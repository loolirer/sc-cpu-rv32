==> flow/design.v <==
module RegisterFile ( 
					 input [31:0] wd,  
					 input [4:0] wa,   
					 input we,         
					 input clk,        
					 input rst,        
					 input [4:0] ra1,  
					 input [4:0] ra2, 
					 output [31:0] rd1,  
					 output [31:0] rd2, 
					 output [31:0] x30,
					 output [31:0] x31
					 );
	reg [31:0] register [31:0]; 
	always @ (posedge clk or negedge rst)
		begin
		if(~rst) 
			begin
				integer i;
				for(i = 0; i < 32; i = i + 1)
					begin 
						register[i] <= 32'b0;
					end
			end 
		else if(we) 
			begin
			if(wa != 0)
				begin
					register[wa] <= wd; 
				end
			end 
	end
	assign rd1 = register[ra1];
    assign rd2 = register[ra2];
	assign x30 = register[30];
	assign x31 = register[31];
endmodule 
Tool chain data of RegisterFile
What the tools print for RegisterFile, step after step. Line numbers count from 1 in the design file above. Cell names lack the library's common part. A cell with -- has no value.

Top module: RegisterFile. Clock input: clk. Cell library: sky130hd. Timing corner: tt_025C_1v80.

Elaborated design
Source: Yosys, flattened and elaborated. Widths are those after wreduce. Registers that Yosys merges into a memory's read port (data or address) are not register bits. Print and check cells do not count. Equal cells are merged and count once.

The figure for register bits after elaboration is 1024. The figure for input port bits is 50. Output and inout bits: 128. The figure for word-level cells is 163.

The figure for eq/ne operators is 93. The figure for mux-type cells is 2. The figure for reduce/logical cells is 36.

Operator list (count): case mux 32 bit (select 32 bit) (2); == test 5 bit with constant B (48); == test 5 x 4 -> 1 bit with constant B (24); AND reduction 3 bit (32); == test 5 x 3 -> 1 bit with constant B (12); == test 5 x 2 -> 1 bit with constant B (6); == test 5 x 1 -> 1 bit with constant B (3); zero test 5 bit (3); nonzero test 5 bit (1).

Depth
Longest topological path by Yosys (ltp), each cell counted once; first at word level (registers and memories cut), then after technology mapping (sequential cells cut; the memories' decode and read muxes count).

Depth in word-level cells: 2. The entry for ABC_AREA reads 0. The entry for depth in mapped cells reads 10. For depth with buffers taken out the number is 6.

Netlist
Yosys stat after the flow's synthesis: flattened, memories mapped to cells. It holds for the ABC_AREA given above (unset counts as 0); a run with the other value may have another netlist.

Cells by type: dfrtp_1 (count 1024, total area 2.56E+04 um^2); mux2_2 (count 1024, total area 1.15E+04 um^2); a22oi_1 (count 711, total area 5.34E+03 um^2); buf_2 (count 162, total area 810.778 um^2); clkbuf_1 (count 214, total area 803.27 um^2); nand2_1 (count 206, total area 773.242 um^2); nor2_1 (count 159, total area 596.822 um^2); a22o_1 (count 64, total area 560.538 um^2); nand4_1 (count 88, total area 550.528 um^2); mux2i_1 (count 53, total area 530.509 um^2); a21oi_1 (count 74, total area 370.355 um^2); nor3_1 (count 66, total area 330.317 um^2); a221oi_1 (count 33, total area 289.027 um^2); nand3_1 (count 48, total area 240.23 um^2); buf_1 (count 57, total area 213.955 um^2); a32oi_1 (count 23, total area 201.443 um^2); nor4_1 (count 29, total area 181.424 um^2); a222oi_1 (count 17, total area 170.163 um^2).

Other cell types: 53; their cells: 317.

Under standard cells after synthesis stands 4369. For mapped area the number is 51583.2 um^2. The figure for area of sequential cells is 25624.6 um^2. Flip-flops: 1024. The figure for buffer cells is 445.

Worst setup path after synthesis
OpenSTA on the mapped netlist: ideal clock, no wires. The path of least setup slack (recovery checks aside). Input and output delay are each 20% of the period. Register names are those of the netlist, which keeps one name where synthesis merged equal registers.

Path kind: input to output. From: input port ra2[4]. To: output port rd2[29]. The figure for clock period is 2.52 ns. The entry for external input delay reads 0.504 ns. The figure for external output delay is 0.504 ns. Launch time at the first pin: 0.504 ns. For arrival the number is 2.108 ns. Under data required time stands 2.016 ns. The figure for path slack is -0.092 ns. The entry for path delay reads 1.604 ns. For stages the number is 9. Under path buffers stands 3. Synthesis period reached: 2.612 ns.

"path delay" = arrival - input delay + setup time. At an output port there is no setup time. "stages": output pins that drive a net of the path, with the launching flip-flop's if there is one; two outputs of one cell count as two. "synthesis period reached" = period - worst setup slack (recovery checks aside). The figure is calculated, with input and output delays left at 20% of the set period. Between the ends stands the longest chain of elaborated cells between them, by number of cells; it is not shown to be the way that was timed. Of several equally long chains one is given. Each line given opens the expression or statement behind the cell; cells for indexed reads and writes are added by Yosys, which also makes memories of some case tables.

Cell sequence: buf_2 -> or2_2 -> buf_2 -> nor2_1 -> clkbuf_1 -> a22oi_1 -> nand4_1 -> nor3_1 -> a21oi_1. The figure for cells in the longest elaborated chain is 2. The figure for elaborated cells on any way between the ends is 33. The figure for RTL lines with such cells is 1. Classes of those cells: eq/ne: 31; mux: 1; reduce/logical: 1.

RTL lines, path after synthesis: from (decl) (RTL line 8) `input [4:0] ra2,`; == test 5 bit (RTL line 34) `assign rd2 = register[ra2];`; case mux 32 bit (select 32 bit) (RTL line 34); to (decl) (RTL line 10) `output [31:0] rd2,`.

Timing after layout
Path of least setup slack in the final report of flow run A (OpenROAD, finished layout, wires in). Where an end is a register, its clock arrival counts in the times.

Path kind: register to output. From: register register[17][26]. To: output port rd1[26]. The figure for clock period is 1.83 ns. The figure for external output delay is 0.37 ns. Launch time at the first pin: 0.79 ns. For arrival the number is 2.78 ns. Under data required time stands 1.46 ns. The figure for path slack is -1.32 ns. For stages the number is 7. Under path buffers stands 1.

Between the ends stands the longest chain of elaborated cells between them, by number of cells; it is not shown to be the way that was timed. Of several equally long chains one is given.

Cell sequence: dfrtp_1 -> mux2_4 -> a32oi_2 -> o21ai_2 -> or4_4 -> o32a_1 -> buf_2. The figure for cells in the longest elaborated chain is 1. The figure for elaborated cells on any way between the ends is 1. The figure for RTL lines with such cells is 1. Classes of those cells: mux: 1.

RTL lines, path post-layout: from (decl) (RTL line 14) `reg [31:0] register [31:0];`; from (assign) (RTL line 22) `register[i] <= 32'b0;`; from (assign) (RTL line 29) `register[wa] <= wd;`; case mux 32 bit (select 32 bit) (RTL line 33) `assign rd1 = register[ra1];`; to (decl) (RTL line 9) `output [31:0] rd1,`.

FLOW RESULTS
============

Record of 2 stored runs of the RTL-to-layout flow on RegisterFile, platform sky130hd. The runs are unordered. Constraints: input delay and output delay 20% of the set period each, output load 0.01 pF. "critical path time" is the time allowed to the run's worst setup path (the clock period less input and output delay, where it has them) less its slack. Clock arrival times count: a late capture clock shortens it, a late launch clock lengthens it. "overall power" rests on the timing tool's default activity at the inputs, not on a simulated workload.

Files of flow run A:
==> flow/run.sh <==
#!/bin/bash
# the make line also repeats the synthesis and layout settings of config.mk as NAME=value (left out here)
make -C /OpenROAD-flow-scripts/flow DESIGN_CONFIG=/design/flow/config.mk WORK_HOME=/design/flow/orfs CLKGATE_MAP_FILE= finish
==> flow/config.mk <==
export PLATFORM = sky130hd
export DESIGN_NAME = RegisterFile
export DESIGN_NICKNAME = RegisterFile
export VERILOG_FILES = /design/flow/design.v
export SDC_FILE = /design/flow/constraint.sdc
export NUM_CORES = 4
export LEC_CHECK = 0
export CAP_MARGIN = 20
export CORE_MARGIN = 2
export CORE_UTILIZATION = 40
export SLEW_MARGIN = 20
==> flow/constraint.sdc <==
create_clock -name core_clock -period 1.83 [get_ports {clk}]
set_input_delay 0.3660 -clock core_clock [delete_from_list [all_inputs] [get_ports {clk}]]
set_output_delay 0.3660 -clock core_clock [all_outputs]
set_load 0.01 [all_outputs]

Results of flow run A. The sum of negative setup slack comes to -67.164 ns. For the critical path time the run shows 2.78 ns. Class of the worst setup path: register to output. The measured utilization in the final report is 61.7%. The overall power comes to 74324 µW. For the lowest setup slack the run shows -1.316 ns. The total die area comes to 131845.0 um^2. The synthesized cell area comes to 51583.2 um^2.

Files of flow run B:
==> flow/run.sh <==
#!/bin/bash
# the make line also repeats the synthesis and layout settings of config.mk as NAME=value (left out here)
make -C /OpenROAD-flow-scripts/flow DESIGN_CONFIG=/design/flow/config.mk WORK_HOME=/design/flow/orfs CLKGATE_MAP_FILE= finish
==> flow/config.mk <==
export PLATFORM = sky130hd
export DESIGN_NAME = RegisterFile
export DESIGN_NICKNAME = RegisterFile
export VERILOG_FILES = /design/flow/design.v
export SDC_FILE = /design/flow/constraint.sdc
export NUM_CORES = 4
export LEC_CHECK = 0
export ABC_AREA = 0
export CAP_MARGIN = 40
export CORE_MARGIN = 2
export CORE_UTILIZATION = 42
export CTS_CLUSTER_SIZE = 86
export MIN_ROUTING_LAYER = met1
export PLACE_DENSITY_LB_ADDON = 0.17
export SETUP_SLACK_MARGIN = 0.54
export SLEW_MARGIN = 20
==> flow/constraint.sdc <==
create_clock -name core_clock -period 2.17 [get_ports {clk}]
set_input_delay 0.4340 -clock core_clock [delete_from_list [all_inputs] [get_ports {clk}]]
set_output_delay 0.4340 -clock core_clock [all_outputs]
set_load 0.01 [all_outputs]

Results of flow run B. The sum of negative setup slack comes to -47.656 ns. For the critical path time the run shows 2.73 ns. Class of the worst setup path: register to output. The measured utilization in the final report is 64.9%. The overall power comes to 61166 µW. For the lowest setup slack the run shows -0.992 ns. The total die area comes to 125635.0 um^2. The synthesized cell area comes to 51583.2 um^2.
